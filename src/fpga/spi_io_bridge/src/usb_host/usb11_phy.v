==> flow/design.v <==
module usb11_phy (
      input           clk_i,
      input           rst_i,
      input  [  7:0]  utmi_data_out_i,
      input           utmi_txvalid_i,
      output          utmi_txready_o,
      output [  7:0]  utmi_data_in_o,
      output          utmi_rxvalid_o,
      output          utmi_rxactive_o,
      output          utmi_rxerror_o,
      output [  1:0]  utmi_linestate_o,
      input  [  1:0]  utmi_op_mode_i,
      input  [  1:0]  utmi_xcvrselect_i,
      input           utmi_termselect_i,
      input           utmi_dppulldown_i,
      input           utmi_dmpulldown_i,
      inout  wire usb_fpga_dp,      
      inout  wire usb_fpga_dn,      
      inout  wire usb_fpga_pu_dp,   
      inout  wire usb_fpga_pu_dn    
  );
  wire is_LS  = (utmi_xcvrselect_i == 2'b10);
  wire is_PRE = (utmi_xcvrselect_i == 2'b11);
  wire   utmi_reset_assert = (utmi_xcvrselect_i == 2'b00 && 
                              utmi_termselect_i == 1'b0  && 
                              utmi_op_mode_i    == 2'b10 && 
                              utmi_dppulldown_i && 
                              utmi_dmpulldown_i);
  assign utmi_linestate_o = {usb_fpga_dn, usb_fpga_dp};
  assign utmi_rxvalid_o   = rx_ready;
  assign utmi_rxerror_o   = rx_error;
  assign utmi_txready_o   = tx_ready;
  assign utmi_rxactive_o  = (state == S_RX_ACTIVE);
  assign utmi_data_in_o   = shiftreg;
  assign usb_fpga_pu_dp = 1'b0;  
  assign usb_fpga_pu_dn = 1'b0;
  assign usb_fpga_dp = (!rx_mode) ? (is_LS ? tx_dn : tx_dp) : 1'bz;
  assign usb_fpga_dn = (!rx_mode) ? (is_LS ? tx_dp : tx_dn) : 1'bz;
  wire   in_dp_w = is_LS ? usb_fpga_dn : usb_fpga_dp;
  wire   in_dn_w = is_LS ? usb_fpga_dp : usb_fpga_dn;
  wire in_rx_w = (in_dp_w == 1'b1 && in_dn_w == 1'b0) ? 1'b1 : 1'b0;
  reg [2:0] rx_pos,  rx_neg,  rx_dif;
  reg       rx_dp_q, rx_dn_q, rxd_q;
  always @(posedge clk_i or posedge rst_i) begin
    if (rst_i) begin
      rx_pos  <= 3'b0; rx_neg  <= 3'b0; rx_dif <= 3'b0;
      rx_dp_q <= 1'b0; rx_dn_q <= 1'b0; rxd_q  <= 1'b0;
    end else begin
      rx_pos <= {rx_pos[1:0], in_dp_w};
      rx_neg <= {rx_neg[1:0], in_dn_w};
      rx_dif <= {rx_dif[1:0], in_rx_w};
      rx_dp_q <= (rx_pos[2] == rx_pos[1]) ? rx_pos[2] : rx_dp_q;
      rx_dn_q <= (rx_neg[2] == rx_neg[1]) ? rx_neg[2] : rx_dn_q;
      rxd_q   <= (rx_dif[2] == rx_dif[1]) ? rx_dif[2] : rxd_q;
    end
  end
  wire rx_J       = rx_SE0 ? 1'b0 :  rxd_q;
  wire rx_K       = rx_SE0 ? 1'b0 : ~rxd_q;
  wire rx_SE0     = (!rx_dp_q & !rx_dn_q);
  wire rx_SE1     = (rx_dp_q & rx_dn_q);  
  reg [4:0] clk_ctr;
  reg       in_prev;
  wire slow_tick = is_LS | (is_PRE & (rx_mode | in_PRE));
  wire bit_tick  = (slow_tick ? (clk_ctr == 5'd14) : (clk_ctr[1:0] == 2'd1));
  wire ctr_is_0  =  slow_tick ? (clk_ctr == 5'd0)  : (clk_ctr[1:0] == 2'd0);
  wire bit_edge  = in_prev ^ rx_J;
  always @ (posedge clk_i or posedge rst_i) begin
    if (rst_i) begin
      in_prev <= 1'b0;
      clk_ctr <= 5'd0;
      end
    else begin
      in_prev <= rx_J;
      clk_ctr <= (bit_edge && (state < S_TX_SYNC)) ? 5'd0 : clk_ctr + 5'd1;
    end
  end
  localparam
    S_IDLE      = 5'd0,   S_RX_DETECT = 5'd1,   S_RX_SYNC_J = 5'd2,   S_RX_SYNC_K = 5'd3,
    S_RX_ACTIVE = 5'd4,   S_RX_EOP0   = 5'd5,   S_RX_EOP1   = 5'd6,   S_RX_EOP2   = 5'd7,
    S_TX_SYNC   = 5'd8,   S_TX_ACTIVE = 5'd9,   S_EOP_STUFF = 5'd10,  S_TX_EOP0   = 5'd11,
    S_TX_EOP1   = 5'd12,  S_TX_EOP2   = 5'd13,  S_TX_EOP3   = 5'd14,  S_TX_RST    = 5'd15,
    S_PRE_SYNC  = 5'd16,  S_PRE_PID   = 5'd17,  S_PRE_WAIT  = 5'd18;
  localparam
    SYNC = 8'h2a, PID_SOF = 8'ha5, PID_PRE = 8'h3c;
  reg [4:0] state;  
  reg [7:0] shiftreg;
  reg       tx_dp, tx_dn, tx_ready, rx_ready;
  reg       prev_bit, in_PRE, rx_mode, saw_sync_J;
  wire tx_toggle = ~shiftreg[0] | stuff_bit;
  wire rx_toggle = (prev_bit ^ rxd_q) & bit_tick;
  wire send_SOF  = (utmi_data_out_i==PID_SOF);
  wire is_LS_sof = utmi_txvalid_i & is_LS & send_SOF;
  reg  [2:0] bit_count;
  wire       byte_done = (&bit_count);
  always @ (posedge clk_i or posedge rst_i) begin
    if (rst_i)
      bit_count <= 3'b0;
    else if ((state == S_IDLE) || (state == S_RX_SYNC_K))
      bit_count <= 3'b0;
    else if ((state == S_RX_ACTIVE || state == S_TX_ACTIVE || state == S_PRE_PID) && bit_tick && !stuff_bit)
      bit_count <= bit_count + 3'd1;
    else if (((state == S_TX_SYNC) || (state == S_RX_SYNC_J) || state == S_PRE_SYNC) && bit_tick)
      bit_count <= bit_count + 3'd1;
  end
  reg [2:0] ones_count;
  wire      stuff_bit = (ones_count == 3'd6);
  wire      stuff_nxt = (ones_count == 3'd5) && shiftreg[0];
  always @ (posedge rst_i or posedge clk_i) begin
    if (rst_i) begin
      state      <= S_IDLE;      
      shiftreg   <= 8'b0;        
      prev_bit   <= 1'b0;        
      in_PRE     <= 1'b0;        
      tx_ready   <= 1'b0;        
      rx_ready   <= 1'b0;        
      rx_mode    <= 1'b1;        
      saw_sync_J <= 1'b0;        
      ones_count <= 3'd1;        
      tx_dp      <= 1'b1;        
      tx_dn      <= 1'b0;        
      end
    else begin
      tx_ready <= 1'b0;
      rx_ready <= 1'b0;
      if (state==S_IDLE) begin
        prev_bit   <= rxd_q;
        rx_mode    <= ~(utmi_txvalid_i | utmi_reset_assert);
        saw_sync_J <= 1'b0;
        ones_count <= 3'd1;
        shiftreg   <= SYNC;
        tx_dp <= 1'b1; tx_dn <= 1'b0;
        if (utmi_reset_assert)
          state <= S_TX_RST;
        else if (rx_K)
          state <= S_RX_DETECT;
        else if (is_LS_sof) begin  
          state <= S_TX_EOP0;
          tx_ready <= 1'b1;  
          end
        else if (utmi_txvalid_i)
          state <= (is_PRE && !(utmi_data_out_i==PID_SOF ) ? S_PRE_SYNC : S_TX_SYNC);
        end
      else if (state==S_TX_RST) begin
        tx_dp <= 1'b0; tx_dn <= 1'b0;
        if (!utmi_reset_assert) state <= S_IDLE;
        end
      else if (bit_tick) begin
        prev_bit <= rxd_q;
        case (state)
        S_RX_DETECT:  begin  
                      state <= (rx_K) ? S_RX_SYNC_K : S_IDLE;
                      end
        S_RX_SYNC_K:  begin
                      if (rx_K)  
                        state <= saw_sync_J ? S_RX_ACTIVE : S_IDLE;
                      else if (rx_J)  
                        state <= S_RX_SYNC_J;
                      end
        S_RX_SYNC_J:  begin
                      saw_sync_J <= 1'b1;
                      if (rx_K)  
                        state <= S_RX_SYNC_K;
                      else if (bit_count == 3'd1)  
                        state <= S_IDLE;
                      end
        S_RX_ACTIVE:  begin
                      if (rx_SE0)
                        state <= S_RX_EOP0;
                      else if (rx_error)
                        state <= S_IDLE;
                      if (!stuff_bit) begin
                        shiftreg <= {~rx_toggle, shiftreg[7:1]};
                        if (byte_done) rx_ready <= 1'b1;
                        end
                      ones_count <= rx_toggle ? 3'b0 : ones_count + 3'd1;
                      end
        S_RX_EOP0:    begin  
                      state <= (rx_SE0) ? S_RX_EOP1 : S_IDLE;
                      end
        S_RX_EOP1:    begin  
                      state <= (rx_J) ? S_RX_EOP2 : S_RX_EOP0;
                      end
        S_RX_EOP2:    begin  
                      state <= S_IDLE;
                      end
        S_PRE_SYNC:   begin  
                      if (byte_done) state <= S_PRE_PID;
                      shiftreg <= (byte_done) ? PID_PRE : {~rx_toggle, shiftreg[7:1]};
                      tx_dp <= shiftreg[0]; tx_dn <= ~shiftreg[0];
                      end
        S_PRE_PID:    begin  
                      if (byte_done) state <= S_PRE_WAIT;
                      if (!stuff_bit) shiftreg <= {~rx_toggle, shiftreg[7:1]};
                      if (tx_toggle) begin tx_dp <= ~tx_dp; tx_dn <= ~tx_dn; end
                      end
        S_PRE_WAIT:   begin  
                      if (tx_sep) begin
                        state <= S_TX_SYNC;
                        in_PRE  <= 1'b1;
                        end
                      shiftreg <= SYNC;
                      tx_dp <= 1'b1; tx_dn <= 1'b0;
                      end
        S_TX_SYNC:    begin  
                      if (byte_done) begin
                        state <= S_TX_ACTIVE;
                        tx_ready <= 1'b1;
                        end
                      shiftreg <= (byte_done) ? utmi_data_out_i : {~rx_toggle, shiftreg[7:1]};
                      tx_dp <= shiftreg[0]; tx_dn <= ~shiftreg[0];
                      end
        S_TX_ACTIVE:  begin  
                      if (!stuff_bit) begin
                        shiftreg <= (byte_done) ? utmi_data_out_i : {~rx_toggle, shiftreg[7:1]};
                        if (byte_done) begin
                          if (!utmi_txvalid_i || eop_pending)
                            state <= stuff_nxt ? S_EOP_STUFF : S_TX_EOP0;
                          else
                            tx_ready <= 1'b1;
                          end
                      end
                      if (tx_toggle) begin tx_dp <= ~tx_dp; tx_dn <= ~tx_dn; end
                      ones_count <= (tx_toggle) ? 3'b0 : ones_count + 3'd1;
                      end
        S_EOP_STUFF:  begin  
                      state = S_TX_EOP0;
                      if (tx_toggle) begin tx_dp <= ~tx_dp; tx_dn <= ~tx_dn; end
                      end
        S_TX_EOP0:    begin  
                      state <= S_TX_EOP1; tx_dp <= 1'b0; tx_dn <= 1'b0;
                      end
        S_TX_EOP1:    begin  
                      state <= S_TX_EOP2; tx_dp <= 1'b0; tx_dn <= 1'b0;
                      end
        S_TX_EOP2:    begin  
                      state <= S_TX_EOP3; tx_dp <= 1'b1; tx_dn <= 1'b0;
                      end
        S_TX_EOP3:    begin  
                      state   <= S_IDLE;
                      in_PRE  <= 1'b0;
                      end
        default:      state <= S_IDLE;
        endcase
      end
    end
  end
  reg rx_error;
  always @ (posedge clk_i or posedge rst_i) begin
    if (rst_i)
        rx_error  <= 1'b0;
    else if (ones_count == 3'd7)  
        rx_error  <= 1'b1;
    else if (rx_SE1 && bit_tick)  
        rx_error  <= 1'b1;
    else if ((state == S_RX_SYNC_K) && !saw_sync_J & rx_K & bit_tick)  
        rx_error  <= 1'b1;
    else if (rx_timeout)  
        rx_error  <= 1'b1;
    else
        rx_error  <= 1'b0;
  end
  reg [7:0] rx_timer;
  always @ (posedge clk_i or posedge rst_i)
  if (rst_i)
      rx_timer  <= 8'd255;
  else if (state == S_TX_EOP2 || state == S_PRE_PID)
      rx_timer  <= 8'd0;
  else if (state == S_RX_ACTIVE)  
      rx_timer  <= 8'd255;
  else if (bit_tick && !(&rx_timer))
      rx_timer  <= rx_timer + 8'd1;
  wire rx_timeout = (rx_timer == 8'd250);
  wire tx_sep     = (rx_timer == 8'd4);
  reg eop_pending;
  always @ (posedge rst_i or posedge clk_i)
  if (rst_i)
      eop_pending  <= 1'b0;
  else if ((state == S_TX_ACTIVE) && !utmi_txvalid_i)
      eop_pending  <= 1'b1;
  else if (state == S_TX_EOP0)
      eop_pending  <= 1'b0;
endmodule
# ---- Step by step through the tools: usb11_phy
# What the tools print for usb11_phy, step after step.
# Line numbers count from 1 in the design file above.
# The mark n/a stands for no value.
dict set report design {
  top_module {usb11_phy}
  clock {clk_i}
  lib {sky130hd}
  corner {tt_025C_1v80}
}

# ---- After elaboration
# Source: Yosys, flattened and elaborated, memories not mapped. Widths are those after wreduce. Registers that Yosys merges into a memory's read port (data or address) are not register bits. Print and check cells do not count. Equal cells are merged and count once.
dict set report bits {
  in_bits 18
  output_inout_bits 18
  ff_bits 55
  elab_cells 259
}
dict set report op_classes {
  mux 100
  reduce_and_logical 58
  n_addsub 4
  n_cmp 1
  bitwise 24
  n_eq 49
}
# cell n
set op_table {}
lappend op_table {{5-bit 2-to-1 mux} 23}
lappend op_table {{8-bit 2-to-1 mux} 10}
lappend op_table {{5-bit case mux with 15-bit select} 1}
lappend op_table {{1-bit 2-to-1 mux} 48}
lappend op_table {{5-bit by 4-bit equality test with 1-bit output with constant B} 9}
lappend op_table {{8-bit case mux with 5-bit select} 1}
lappend op_table {{3-bit 2-to-1 mux} 10}
lappend op_table {{4-bit != test with constant B} 7}
lappend op_table {{5-bit != test with constant B} 4}
lappend op_table {{8-bit equality test with constant B} 2}
lappend op_table {{1-bit logical AND} 15}
lappend op_table {{3-bit AND reduction} 5}
lappend op_table {{5-bit by 3-bit equality test with 1-bit output with constant B} 3}
lappend op_table {{5-bit equality test with constant B} 3}
lappend op_table {{7-bit nonzero test} 2}
lappend op_table {{13-bit AND reduction} 1}
lappend op_table {{3-bit nonzero test} 4}
lappend op_table {{1-bit NOT} 10}
lappend op_table {{5-bit by 2-bit equality test with 1-bit output with constant B} 2}
lappend op_table {{5-bit AND reduction} 2}
lappend op_table {{3-bit equality test with constant B} 3}
lappend op_table {{1-bit AND} 8}
lappend op_table {{2-bit nonzero test} 4}
lappend op_table {{2-bit OR reduction} 4}
lappend op_table {{8-bit by 1-bit adder with 8-bit output with constant B} 1}
lappend op_table {{8-bit by 3-bit equality test with 1-bit output with constant B} 1}
lappend op_table {{8-bit AND reduction} 1}
lappend op_table {{8-bit nonzero test} 1}
# Other operator kinds: 26; their cells: 51.

# ---- Longest topological paths
# Longest topological path by Yosys (ltp), each cell counted once; first at word level (registers and memories cut), then after technology mapping (sequential cells cut; the memories' decode and read muxes count).
dict set report logic_depth {
  word_depth 12
  abc_area 0
  mapped_depth 10
}

# ---- Synthesis result
# Yosys stat after the flow's synthesis: flattened, memories mapped to cells. It holds for the ABC_AREA given above (unset counts as 0); a run with the other value may have another netlist.
# type n area_total_um2
set by_type {}
lappend by_type {sky130_fd_sc_hd__dfrtp_1 57 1.43E+03}
lappend by_type {sky130_fd_sc_hd__dfstp_2 12 315.302}
lappend by_type {sky130_fd_sc_hd__ha_1 13 162.656}
lappend by_type {sky130_fd_sc_hd__nor2_1 33 123.869}
lappend by_type {sky130_fd_sc_hd__nand2_1 29 108.854}
lappend by_type {sky130_fd_sc_hd__nor3_1 15 75.072}
lappend by_type {sky130_fd_sc_hd__o21ai_0 15 75.072}
lappend by_type {sky130_fd_sc_hd__inv_1 18 67.565}
lappend by_type {sky130_fd_sc_hd__mux2_2 6 67.565}
lappend by_type {sky130_fd_sc_hd__mux2i_1 6 60.058}
lappend by_type {sky130_fd_sc_hd__nand3_1 11 55.053}
lappend by_type {sky130_fd_sc_hd__xnor2_1 6 52.55}
lappend by_type {sky130_fd_sc_hd__clkbuf_1 13 48.797}
lappend by_type {sky130_fd_sc_hd__a21oi_1 9 45.043}
lappend by_type {sky130_fd_sc_hd__and3_1 7 43.792}
lappend by_type {sky130_fd_sc_hd__nor4_1 6 37.536}
lappend by_type {sky130_fd_sc_hd__o211ai_1 5 37.536}
lappend by_type {sky130_fd_sc_hd__a221oi_1 4 35.034}
# Other cell types: 51; their cells: 99.
dict set report mapped {
  synth_area_um2 3674.8
  stdcells 364
  buffers 22
  ff_cells 69
}

# ---- Path before layout
# OpenSTA on the mapped netlist: ideal clock, no wires. The path of least setup slack (recovery checks aside). Input and output delay are each 20% of the period. Register names are those of the netlist, which keeps one name where synthesis merged equal registers.
dict set report synth_path {
  path_kind {flip-flop to flip-flop}
  start {reg clk_ctr[0]}
  end {reg state}
  arrival_time_ps 1894
  tclk_ps 2280
  path_delay_ps 2020
  t_first_pin_ps 0
  slack_ps 260
  path_stages 10
  synth_period_reached_ps 2020
}
# "path_delay_ps" = arrival - input delay + setup time.
# "path_stages": output pins that drive a net of the path, with the launching flip-flop's if there is one; two outputs of one cell count as two.
# "synth_period_reached_ps" = period - worst setup slack (recovery checks aside). The figure is calculated, with input and output delays left at 20% of the set period.
# An end named without its bit number is one bit of that signal or, where synthesis recoded a state register, one of its new flip-flops.
# Between the ends stands the longest chain of elaborated cells between them, by number of cells; it is not shown to be the way that was timed. Of several equally long chains one is given.
# Each line given opens the expression or statement behind the cell; cells for indexed reads and writes are added by Yosys, which also makes memories of some case tables.
# A register here has more assigning lines than the two given.
dict set report synth_via {
  path_cell_list {sky130_fd_sc_hd__dfrtp_1 -> sky130_fd_sc_hd__inv_1 -> sky130_fd_sc_hd__ha_1 -> sky130_fd_sc_hd__nand4b_1 -> sky130_fd_sc_hd__or3_1 -> sky130_fd_sc_hd__buf_6 -> sky130_fd_sc_hd__and2_1 -> sky130_fd_sc_hd__buf_6 -> sky130_fd_sc_hd__buf_2 -> sky130_fd_sc_hd__a221o_1}
  elab_chain_len 5
  cells_between 8
  cone_classes {2 x eq/ne; 4 x mux; 2 x reduce/logical}
}
# item line
set synth_lines {}
lappend synth_lines {{from (decl)} 61} ;# reg [4:0] clk_ctr;
lappend synth_lines {{from (assign)} 70} ;# clk_ctr <= 5'd0;
lappend synth_lines {{from (assign)} 74} ;# clk_ctr <= (bit_edge && (state < S_TX_SYNC)) ? 5'd0 : clk_ctr + 5'd1;
lappend synth_lines {{2-bit by 1-bit equality test with 1-bit output} 64} ;# wire bit_tick  = (slow_tick ? (clk_ctr == 5'd14) : (clk_ctr[1:0] == 2'd1));
lappend synth_lines {{1-bit 2-to-1 mux} 64}
lappend synth_lines {{5-bit 2-to-1 mux} 147} ;# else if (bit_tick) begin
lappend synth_lines {{5-bit 2-to-1 mux} 143} ;# else if (state==S_TX_RST) begin
lappend synth_lines {{5-bit 2-to-1 mux} 125} ;# if (state==S_IDLE) begin
lappend synth_lines {{to (assign)} 141} ;# state <= (is_PRE && !(utmi_data_out_i==PID_SOF ) ? S_PRE_SYNC : S_TX_SYNC);
lappend synth_lines {{to (assign)} 151} ;# state <= (rx_K) ? S_RX_SYNC_K : S_IDLE;
lappend synth_lines {{to (decl)} 85} ;# reg [4:0] state;

# ---- Path in the finished layout
# Path of least setup slack in the final report of run B (OpenROAD, finished layout, wires in). Where an end is a register, its clock arrival counts in the times.
# The path's times are printed in steps of 10 ps; the period is the one set.
dict set report layout_path {
  path_kind {input port to output port}
  start {in utmi_xcvrselect_i[1]}
  end {out utmi_linestate_o[0]}
  arrival_time_ps 2070
  tclk_ps 2680
  out_delay_ps 540
  slack_ps 70
  t_first_pin_ps 540
  input_delay_ps 540
  path_stages 4
}
# Between the ends stands the longest chain of elaborated cells between them, by number of cells; it is not shown to be the way that was timed. Of several equally long chains one is given.
dict set report layout_via {
  path_cell_list {sky130_fd_sc_hd__clkdlybuf4s50_1 -> sky130_fd_sc_hd__nand2b_1 -> sky130_fd_sc_hd__mux2_2 -> sky130_fd_sc_hd__clkdlybuf4s50_1}
  elab_chain_len 3
  cells_between 3
  cone_classes {1 x eq/ne; 2 x mux}
}
# item line
set layout_lines {}
lappend layout_lines {{from (decl)} 13} ;# input  [  1:0]  utmi_xcvrselect_i,
lappend layout_lines {{2-bit equality test} 22} ;# wire is_LS  = (utmi_xcvrselect_i == 2'b10);
lappend layout_lines {{1-bit 2-to-1 mux x2} 37} ;# assign usb_fpga_dp = (!rx_mode) ? (is_LS ? tx_dn : tx_dp) : 1'bz;
lappend layout_lines {{to (decl)} 11} ;# output [  1:0]  utmi_linestate_o,

# Flow measurements of usb11_phy on sky130hd: 2 stored runs with different settings, listed in no order. Input and output delays are each 20% of the period that was set; the output load is 0.01 pF.
# By "achieved_clock_period_ps" is meant the clock period of the run minus its worst setup slack. This is arithmetic on one report: input and output delays are still those of the set period (20% each).
# "critical_path_time_ps": the worst setup path's part of the clock period (all of it between registers, 20% less for each end at a port) less its slack. A launch clock that arrives late makes it longer, a capture clock that arrives late makes it shorter.
# "power.total_mw": no workload was simulated; the value follows from the tool's default switching activity.
# "critical_path_time_ps" is known to 10 ps.
run="run A" settings period_ns=1.73 CORE_UTILIZATION=70 SETUP_SLACK_MARGIN=0.23 PLACE_DENSITY_LB_ADDON=0.28 CORE_ASPECT_RATIO=0.64 TNS_END_PERCENT=30 ABC_AREA=1 GPL_TIMING_DRIVEN=1 GPL_ROUTABILITY_DRIVEN=1 CTS_CLUSTER_SIZE=84 CAP_MARGIN=20 CORE_MARGIN=2 SLEW_MARGIN=20
run="run A" outcome="unfinished; error DPL-0038 in routing"
run="run B" settings period_ns=2.68 CORE_UTILIZATION=21 PLACE_DENSITY_LB_ADDON=0.02 CORE_ASPECT_RATIO=0.78 GPL_ROUTABILITY_DRIVEN=1 CTS_CLUSTER_SIZE=51 MIN_ROUTING_LAYER="met1" MAX_ROUTING_LAYER="met5" CAP_MARGIN=20 CORE_MARGIN=2 SLEW_MARGIN=20
run="run B" results achieved_clock_period_ps=2611 critical_path_time_ps=1540 critical_path_type="input port to output port" hold_worst_slack_ps=350 post_route_util_frac=0.276 post_synth_area_um2=3674.8 worstSetupSlack_ps=69 die_um2=18581.2 cell_area_final_um2=4697.0 total_negative_slack_ps=0 power.total_mw=5.000
