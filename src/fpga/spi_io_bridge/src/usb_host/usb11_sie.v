==> flow/design.v <==
module usb11_sie (
  input  wire         clk_i,
  input  wire         rst_i,
  output wire [7:0]   led_o,
  input  wire         start_i,
  input  wire         in_transfer_i,
  input  wire         sof_transfer_i,
  input  wire         resp_expected_i,
  output wire         idle_o,
  output reg          crc_err_o,
  output reg          timeout_o,
  output reg          ack_o,
  output reg          tx_done_o,
  output reg          rx_done_o,
  output wire [15:0]  rx_count_o,
  output reg  [ 7:0]  response_o,
  input  wire [ 7:0]  token_pid_i,
  input  wire [ 6:0]  token_dev_i,
  input  wire [ 3:0]  token_ep_i,
  input  wire [15:0]  data_len_i,
  input  wire         data_idx_i,   
  input  wire [ 7:0]  tx_data_i,
  output wire         tx_pop_o,
  output wire [ 7:0]  rx_data_o,
  output wire         rx_push_o,
  output wire [ 7:0]  utmi_data_o,
  output wire         utmi_txvalid_o,
  input  wire         utmi_txready_i,
  input  wire [ 7:0]  utmi_data_i,
  input  wire         utmi_rxvalid_i,
  input  wire         utmi_rxactive_i,
  input  wire         utmi_rxerror_i,
  input  wire [ 1:0]  utmi_xcvrselect_i
  );
  assign led_o = {4'b0, state};
  localparam  PID_DATA0 = 8'hc3, PID_DATA1 = 8'h4b, PID_ACK   = 8'hd2;
  localparam  S_IDLE       = 4'd0, S_TX_TOKEN1  = 4'd1,  S_TX_TOKEN2  = 4'd2,
              S_TX_TOKEN3  = 4'd3, S_TX_SEP     = 4'd4,  S_TX_PID     = 4'd5,
              S_TX_DATA    = 4'd6, S_TX_CRC1    = 4'd7,  S_TX_CRC2    = 4'd8,
              S_RX_WAIT    = 4'd9, S_RX_DATA    = 4'd10, S_TX_ACK     = 4'd11;
  function [ 4:0] crc5;
    input [10:0] data;
    reg   [ 3:0] i;
    reg   [ 4:0] x;
    begin
      crc5 = 5'b11111;
      for (i = 0; i <= 10; i = i + 1) begin
        crc5 = {1'b0, crc5[4:1]} ^ ((data[i] ^ crc5[0]) ? 5'b10100 : 5'b0);
      end
    end
  endfunction
  wire  [15:0] token_dat = {~crc5({token_ep_i, token_dev_i}), token_ep_i, token_dev_i};
  function [15:0] crc16;
    input [ 7:0] data;
    input [15:0] crc;
    reg   [ 3:0] i;
    reg   [15:0] x;
    begin
      crc16 = crc;
      for (i = 0; i <= 7; i = i + 1) begin
        crc16 = {1'b0, crc16[15:1]} ^ ((data[i] ^ crc16[0]) ? 16'ha001 : 16'h0);
      end
    end
  endfunction
  reg  [15:0] crc_sum;
  wire [ 7:0] crc_in  = (state==S_RX_DATA) ? utmi_data_i : tx_data_i;
  wire [15:0] crc_out = crc16(crc_in, crc_sum);
  wire crc_error = (state == S_RX_DATA) && !rx_active && in_transfer    &&
                   (response_o == PID_DATA0 || response_o == PID_DATA1) &&
                   (crc_sum != 16'hb001);  
  reg [11:0] timeout_q;
  always @ (posedge clk_i or posedge rst_i)
  if (rst_i)
      timeout_q       <= 12'h000;
  else if (utmi_txready_i)
      timeout_q       <= 12'h000;
  else if (!rx_resp_timeout_w)
      timeout_q       <= timeout_q + 12'h1;
  wire   is_LS      = (utmi_xcvrselect_i == 2'b10);
  wire rx_resp_timeout_w = is_LS ? (timeout_q == 12'd4095) : (timeout_q == 12'd4095) ;
  assign utmi_data_o    = (state==S_TX_TOKEN1) ?  token_pid_i     :
                          (state==S_TX_TOKEN2) ?  token_dat[ 7:0] :
                          (state==S_TX_TOKEN3) ?  token_dat[15:8] :
                          (state==S_TX_PID)    ? (send_data1 ? PID_DATA1 : PID_DATA0) :
                          (state==S_TX_DATA)   ?  tx_data_i       :
                          (state==S_TX_CRC1)   ? ~crc_sum[ 7:0]   :
                          (state==S_TX_CRC2)   ? ~crc_sum[15:8]   :
                          (state==S_TX_ACK)    ?  PID_ACK         : 8'h00;
  assign utmi_txvalid_o = !(state==S_IDLE || state==S_RX_DATA || state==S_RX_WAIT || state==S_TX_SEP);
  wire rx_valid   = utmi_rxvalid_i & utmi_rxactive_i;
  wire rx_active  = utmi_rxactive_i;
  reg [15:0] databuf;
  always @(posedge clk_i or posedge rst_i) begin
    if (rst_i)
      databuf <= 16'b0;
    else if (utmi_rxvalid_i & utmi_rxactive_i)
      databuf <= {utmi_data_i, databuf[15:8]};
  end
  assign rx_data_o  = databuf[7:0];
  assign rx_push_o  = (state == S_RX_DATA) & rx_valid & ~byte_cnt[15];
  assign tx_pop_o   = (state == S_TX_DATA || state == S_TX_PID) & utmi_txready_i;
  assign rx_count_o = byte_cnt;
  assign idle_o     = (state == S_IDLE);
  reg [ 3:0] state;
  reg [15:0] byte_cnt;
  reg        in_transfer, send_data1, send_sof, send_ack;
  reg        wait_resp;
  always @(posedge clk_i or posedge rst_i)
  begin
     if (rst_i) begin
      state       <= S_IDLE;
      response_o  <=  8'h0;    
      timeout_o   <=  1'b0;    
      crc_err_o   <=  1'b0;    
      ack_o       <=  1'b0;    
      rx_done_o   <=  1'b0;    
      tx_done_o   <=  1'b0;    
      in_transfer <=  1'b0;    
      send_ack    <=  1'b0;    
      send_data1  <=  1'b0;    
      send_sof    <=  1'b0;    
      wait_resp   <=  1'b0;    
      crc_sum     <= 16'h0;    
      byte_cnt    <= 16'h0;    
      end
    else begin
      case (state)
      S_IDLE:       begin
                    rx_done_o     <= 1'b0;
                    tx_done_o     <= 1'b0;
                    ack_o         <= 1'b0;
                    if (start_i && !sof_transfer_i) begin  
                      response_o  <= 8'h0;
                      timeout_o   <= 1'b0;
                      crc_err_o   <= 1'b0;
                      byte_cnt    <= data_len_i;
                      end
                    if (start_i) begin  
                      in_transfer <= in_transfer_i;
                      send_ack    <= in_transfer_i && resp_expected_i;
                      send_data1  <= data_idx_i;
                      send_sof    <= sof_transfer_i;
                      wait_resp   <= resp_expected_i;
                      state       <= S_TX_TOKEN1;
                      end
                    end
      S_TX_TOKEN1:  begin
                    if (utmi_txready_i) begin
                      state <= (is_LS & send_sof) ? S_TX_SEP : S_TX_TOKEN2;
                      ack_o <= 1'b1;
                      end
                    end
      S_TX_TOKEN2:  begin
                    if (utmi_txready_i) state <= S_TX_TOKEN3;
                    end
      S_TX_TOKEN3:  begin
                    if (utmi_txready_i) begin
                      state <= (send_sof)    ? S_TX_SEP  :  
                               (in_transfer) ? S_RX_WAIT    
                                             : S_TX_SEP;    
                      end
                    end
      S_TX_SEP:     begin
                    state <= (send_sof) ? S_IDLE : S_TX_PID;
                    end
      S_TX_PID:     begin
                    if (utmi_txready_i) begin
                      state <= (byte_cnt == 16'b0) ? S_TX_CRC1 : S_TX_DATA;
                      byte_cnt  <= byte_cnt - 16'd1;
                      end
                    crc_sum <= 16'hffff;
                    end
      S_TX_DATA:    begin
                    if (utmi_txready_i) begin
                      crc_sum <= crc_out;
                      byte_cnt  <= byte_cnt - 16'd1;
                      if (byte_cnt == 16'h0) state <= S_TX_CRC1;
                      end
                    end
      S_TX_CRC1:    begin
                    if (utmi_txready_i) state <= S_TX_CRC2;
                    end
      S_TX_CRC2:    begin
                    if (utmi_txready_i) begin
                      if (wait_resp) tx_done_o <= 1'b1;
                      state <= wait_resp ? S_RX_WAIT : state <= S_IDLE;
                      end
                    end
      S_RX_WAIT:    begin
                    tx_done_o <= 1'b0;
                    crc_sum <= 16'hffff;
                    byte_cnt  <= (utmi_data_i==PID_DATA0 || utmi_data_i==PID_DATA1) ? 16'hfffe : 16'h0;
                    if (rx_valid) begin
                      response_o <= utmi_data_i;
                      wait_resp  <= 1'b0;
                      state      <= S_RX_DATA;
                      end
                    else if (rx_resp_timeout_w) begin
                      timeout_o <= 1'b1;
                      state     <= S_IDLE;
                      end
                    end
      S_RX_DATA:    begin
                    rx_done_o   <= !utmi_rxactive_i;
                    if (~rx_active) begin
                      if (send_ack && crc_error)  
                        state <= S_IDLE;
                      else if (send_ack && ((response_o == PID_DATA1) || response_o == PID_DATA0))
                        state <= S_TX_ACK;
                      else
                        state <= S_IDLE;
                      end
                    if (rx_valid) begin
                      crc_sum <= crc_out;
                      byte_cnt <= byte_cnt + 16'd1;
                      end
                    else if (~rx_active)
                      crc_err_o <= crc_error;
                    end
      S_TX_ACK:     begin
                    if (utmi_txready_i) state <= S_IDLE;
                    end
      default:      state <= S_IDLE;
      endcase
    end
  end
endmodule
**Step by step through the tools: usb11_sie**

Tool output for the design above, in the order of the flow.
Line numbers count from 1 in the design file above.
Operators: Yosys type, input widths -> output width; for muxes data width and select width s.
Library cell names are shortened.
Not given: n/a

- Design top: usb11_sie
- Clock port: clk_i
- Library: sky130hd
- Corner: tt_025C_1v80

**Word level**

Counts by Yosys on the flattened word-level netlist (proc, flatten, opt, wreduce; memories kept). Register bits leave out memories and registers merged into their read ports (data or address). Print and check cells are left out.

- Register bits after elaboration: 82
- Input bits: 64
- Output and inout bits: 57
- Elaborated cells: 223

- Add/subtract/negate cells: 3
- Order comparisons: 1
- Equality and inequality tests: 39
- Muxes and demuxes: 80
- Bitwise gates (word level): 46
- Reduce/logical cells: 38

Operators with widths:

| cell | count |
|---|---|
| $mux 16 | 14 |
| $xor 15x16->16 | 8 |
| $mux 8 | 12 |
| $mux 4 | 18 |
| $pmux 16 s4 | 1 |
| $mux 5 | 11 |
| $xor 4x5->5 | 10 |
| $pmux 4 s12 | 1 |
| $pmux 16 s3 | 1 |
| $ne 2x2->1 const B | 19 |
| $mux 12 | 2 |
| $xor 1x1->1 | 18 |
| $add 16x1->16 const B | 1 |
| $sub 16x1->16 const B | 1 |
| $ne 16x16->1 const B | 1 |
| $logic_not 16->1 | 1 |
| $eq 4x3->1 const B | 4 |
| $eq 4x4->1 const B | 4 |
| $eq 8x7->1 const B | 2 |
| $eq 8x8->1 const B | 2 |
| $not 8->8 | 2 |
| $pmux 8 s2 | 1 |
| $add 12x1->12 const B | 1 |
| $eq 12x12->1 const B | 1 |
| $reduce_and 12->1 | 1 |
| $reduce_and 3->1 | 4 |
| $reduce_and 4->1 | 3 |
| $pmux 1 s2 | 6 |

Other operator kinds: 21; their cells: 57.

**Depth**

Longest topological path by Yosys (ltp), each cell counted once; first at word level (registers and memories cut), then after technology mapping (sequential cells cut; the memories' decode and read muxes count).

- Word-level depth: 36
- ABC_AREA: 0
- Mapped depth: 13
- Depth with buffers taken out: 11

**Synthesis result**

Source: synth_stat.txt of the flow (Yosys; design flattened, memories mapped). It holds for the ABC_AREA given above (unset counts as 0); a run with the other value may have another netlist.
The area totals of this step are shown rounded.

- Cells in the netlist: 649
- Mapped area: 5800 sq um
- Sequential part of the area: 2100 sq um
- Mapped flip-flops: 82
- Buffers: 44

Cells by type:

| cell type | count | total area (sq um) |
|---|---|---|
| dfrtp_1 | 82 | 2.05E+03 |
| nand2_1 | 64 | 240.23 |
| xnor2_1 | 26 | 227.718 |
| o21ai_0 | 45 | 225.216 |
| mux2_2 | 19 | 213.955 |
| nor2_1 | 57 | 213.955 |
| a21oi_1 | 40 | 200.192 |
| ha_1 | 15 | 187.68 |
| xor2_1 | 20 | 175.168 |
| o22a_1 | 16 | 140.134 |
| a31oi_1 | 19 | 118.864 |
| mux2i_1 | 10 | 100.096 |
| buf_4 | 12 | 90.086 |
| nor3_1 | 17 | 85.082 |
| clkbuf_1 | 22 | 82.579 |
| o22ai_1 | 13 | 81.328 |
| nand3_1 | 15 | 75.072 |
| o21ai_1 | 12 | 60.058 |

Not listed: further types 55, cells in them 145.

**Timing after synthesis**

OpenSTA on the mapped netlist: ideal clock, no wires. The path of least setup slack (recovery checks aside). Input and output delay are each 20% of the period. Register names are those of the netlist, which keeps one name where synthesis merged equal registers.

- Path type: register to register
- Start point: register state[2]
- End point: register crc_sum[0]
- Clock period: 2.86 ns
- Library setup time: 0.121 ns
- Time at the first pin: 0.000 ns
- Arrival time: 2.676 ns
- Data required time: 2.739 ns
- Setup slack: 0.062 ns
- Delay of the path: 2.797 ns
- Stages: 11
- Buffers on the path: 1
- Period reached after synthesis: 2.798 ns

"delay of the path" is the arrival time less input delay plus setup time.
"stages" counts driving pins, that of a launching flip-flop among them; a cell with two outputs on the path counts twice.
"period reached after synthesis" is the clock period less the worst setup slack; recovery checks do not enter. This is arithmetic on one report: input and output delays are still those of the set period (20% each).
Between the ends stands the longest chain of elaborated cells between them, by number of cells; it is not shown to be the way that was timed. Of several equally long chains one is given.
A line is the first line of the expression or statement that the cell stems from. Yosys adds cells for indexed reads and writes and turns some case tables into memories.
A register here has more assigning lines than the two given.

- Cell sequence: dfrtp_1 -> buf_6 -> nor2b_4 -> nand2_8 -> inv_6 -> mux2i_2 -> xnor2_4 -> xnor3_1 -> xor3_2 -> xor3_1 -> o22a_1
- Length of the longest elaborated chain: 28
- Elaborated cells on any way between the ends: 37
- Those cells by class: 6 x eq/ne; 12 x mux; 16 x logic; 3 x reduce/logical

RTL lines, path post-synthesis:

| what | RTL line | RTL |
|---|---|---|
| start: declaration | 104 | `reg [ 3:0] state;` |
| start: assignment | 149 | `state <= (is_LS & send_sof) ? S_TX_SEP : S_TX_TOKEN2;` |
| start: assignment | 158 | `state <= (send_sof)    ? S_TX_SEP  :` |
| $eq 4x4->1 | 66 | `wire [ 7:0] crc_in  = (state==S_RX_DATA) ? utmi_data_i : tx_data_i;` |
| $mux 8 | 66 |  |
| $xor 1x1->1 | 61 | `crc16 = {1'b0, crc16[15:1]} ^ ((data[i] ^ crc16[0]) ? 16'ha001 : 16'h0);` |
| $mux 16 | 61 |  |
| $xor 15x16->16 | 61 |  |
| $xor 1x1->1 | 61 |  |
| $mux 16 | 61 |  |
| [14 not listed] | n/a |  |
| $mux 16 | 61 |  |
| $xor 15x16->16 | 61 |  |
| $xor 1x1->1 | 61 |  |
| $mux 16 | 61 |  |
| $xor 15x16->16 | 61 |  |
| $mux 16 | 213 | `if (rx_valid) begin` |
| $pmux 16 s3 | 127 | `case (state)` |
| end: assignment | 175 | `crc_sum <= crc_out;` |
| end: assignment | 214 | `crc_sum <= crc_out;` |
| end: declaration | 65 | `reg  [15:0] crc_sum;` |

**Path in the finished layout**

Path of least setup slack in the final report of flow run A (OpenROAD, finished layout, wires in). Where an end is a register, its clock arrival counts in the times.

- Path type: input to output
- Start point: input port tx_data_i[5]
- End point: output port utmi_data_o[5]
- Clock period: 2.81 ns
- Input delay: 0.56 ns
- Output delay: 0.56 ns
- Time at the first pin: 0.56 ns
- Arrival time: 2.18 ns
- Data required time: 2.25 ns
- Setup slack: 0.07 ns
- Stages: 8
- Buffers on the path: 2

Between the ends stands the longest chain of elaborated cells between them, by number of cells; it is not shown to be the way that was timed. Of several equally long chains one is given.

- Cell sequence: clkdlybuf4s50_1 -> nor2_1 -> o21ai_0 -> a21oi_1 -> o22ai_1 -> o31ai_1 -> a211oi_2 -> buf_2
- Length of the longest elaborated chain: 5
- Elaborated cells on any way between the ends: 5
- Source lines of those cells: 5
- Those cells by class: 5 x mux

RTL lines, path post-layout:

| what | RTL line | RTL |
|---|---|---|
| start: declaration | 22 | `input  wire [ 7:0]  tx_data_i,` |
| $mux 8 | 85 | `(state==S_TX_DATA)   ?  tx_data_i       :` |
| $mux 8 | 84 | `(state==S_TX_PID)    ? (send_data1 ? PID_DATA1 : PID_DATA0) :` |
| $mux 8 | 83 | `(state==S_TX_TOKEN3) ?  token_dat[15:8] :` |
| $mux 8 | 82 | `(state==S_TX_TOKEN2) ?  token_dat[ 7:0] :` |
| $mux 8 | 81 | `assign utmi_data_o    = (state==S_TX_TOKEN1) ?  token_pid_i     :` |
| end: declaration | 26 | `output wire [ 7:0]  utmi_data_o,` |

Lab notebook: usb11_sie

Measured data: module usb11_sie, platform sky130hd, 2 stored runs of the flow under differing settings, order arbitrary. Input and output delays are each 20% of the period that was set; the output load is 0.01 pF.
"achieved clock period" = clock period - worst setup slack. The figure is calculated, with input and output delays left at 20% of the set period.
By "worst path time" is meant the share of the clock period that the worst setup path is allowed (20% is reserved at inputs, 20% at outputs), minus its slack. Clock arrival times at its registers enter into it.
"power consumption" rests on the timing tool's default activity at the inputs, not on a simulated workload.
Measured values are rounded.

### Flow run A

==> flow/run.sh <==
#!/bin/bash
# the make line also repeats the synthesis and layout settings of config.mk as NAME=value (left out here)
make -C /OpenROAD-flow-scripts/flow DESIGN_CONFIG=/design/flow/config.mk WORK_HOME=/design/flow/orfs CLKGATE_MAP_FILE= finish
==> flow/config.mk <==
export PLATFORM = sky130hd
export DESIGN_NAME = usb11_sie
export DESIGN_NICKNAME = usb11_sie
export VERILOG_FILES = /design/flow/design.v
export SDC_FILE = /design/flow/constraint.sdc
export NUM_CORES = 4
export LEC_CHECK = 0
export CAP_MARGIN = 20
export CORE_MARGIN = 2
export CORE_UTILIZATION = 40
export SETUP_SLACK_MARGIN = 0.31
export SLEW_MARGIN = 20
==> flow/constraint.sdc <==
create_clock -name core_clock -period 2.81 [get_ports {clk_i}]
set_input_delay 0.5620 -clock core_clock [delete_from_list [all_inputs] [get_ports {clk_i}]]
set_output_delay 0.5620 -clock core_clock [all_outputs]
set_load 0.01 [all_outputs]

Results of flow run A:
- Yosys chip area after synthesis: 5800 sq um
- Total die area: 15000 sq um
- Standard-cell area after layout: 9000 sq um
- Final design utilization: 64%
- Worst slack on setup checks: 0.066 ns
- Total negative slack: 0.000 ns
- Smallest hold slack: 0.49 ns
- Power consumption: 9.6 mW
- Achieved clock period: 2.744 ns
- Worst path time: 1.62 ns
- Type of the worst setup path: input to output

### Flow run B

==> flow/run.sh <==
#!/bin/bash
# the make line also repeats the synthesis and layout settings of config.mk as NAME=value (left out here)
make -C /OpenROAD-flow-scripts/flow DESIGN_CONFIG=/design/flow/config.mk WORK_HOME=/design/flow/orfs CLKGATE_MAP_FILE= finish
==> flow/config.mk <==
export PLATFORM = sky130hd
export DESIGN_NAME = usb11_sie
export DESIGN_NICKNAME = usb11_sie
export VERILOG_FILES = /design/flow/design.v
export SDC_FILE = /design/flow/constraint.sdc
export NUM_CORES = 4
export LEC_CHECK = 0
export CAP_MARGIN = 20
export CORE_MARGIN = 2
export CORE_UTILIZATION = 50
export CTS_CLUSTER_SIZE = 25
export MAX_ROUTING_LAYER = met5
export MIN_ROUTING_LAYER = met1
export PLACE_DENSITY_LB_ADDON = 0.17
export SETUP_SLACK_MARGIN = -0.22
export SLEW_MARGIN = 20
==> flow/constraint.sdc <==
create_clock -name core_clock -period 4.2 [get_ports {clk_i}]
set_input_delay 0.8400 -clock core_clock [delete_from_list [all_inputs] [get_ports {clk_i}]]
set_output_delay 0.8400 -clock core_clock [all_outputs]
set_load 0.01 [all_outputs]

Results of flow run B:
- Yosys chip area after synthesis: 5800 sq um
- Total die area: 12000 sq um
- Standard-cell area after layout: 7300 sq um
- Final design utilization: 64%
- Worst slack on setup checks: -0.038 ns
- Total negative slack: -0.038 ns
- Smallest hold slack: 0.49 ns
- Power consumption: 5.1 mW
- Achieved clock period: 4.238 ns
- Worst path time: 2.56 ns
- Type of the worst setup path: input to output
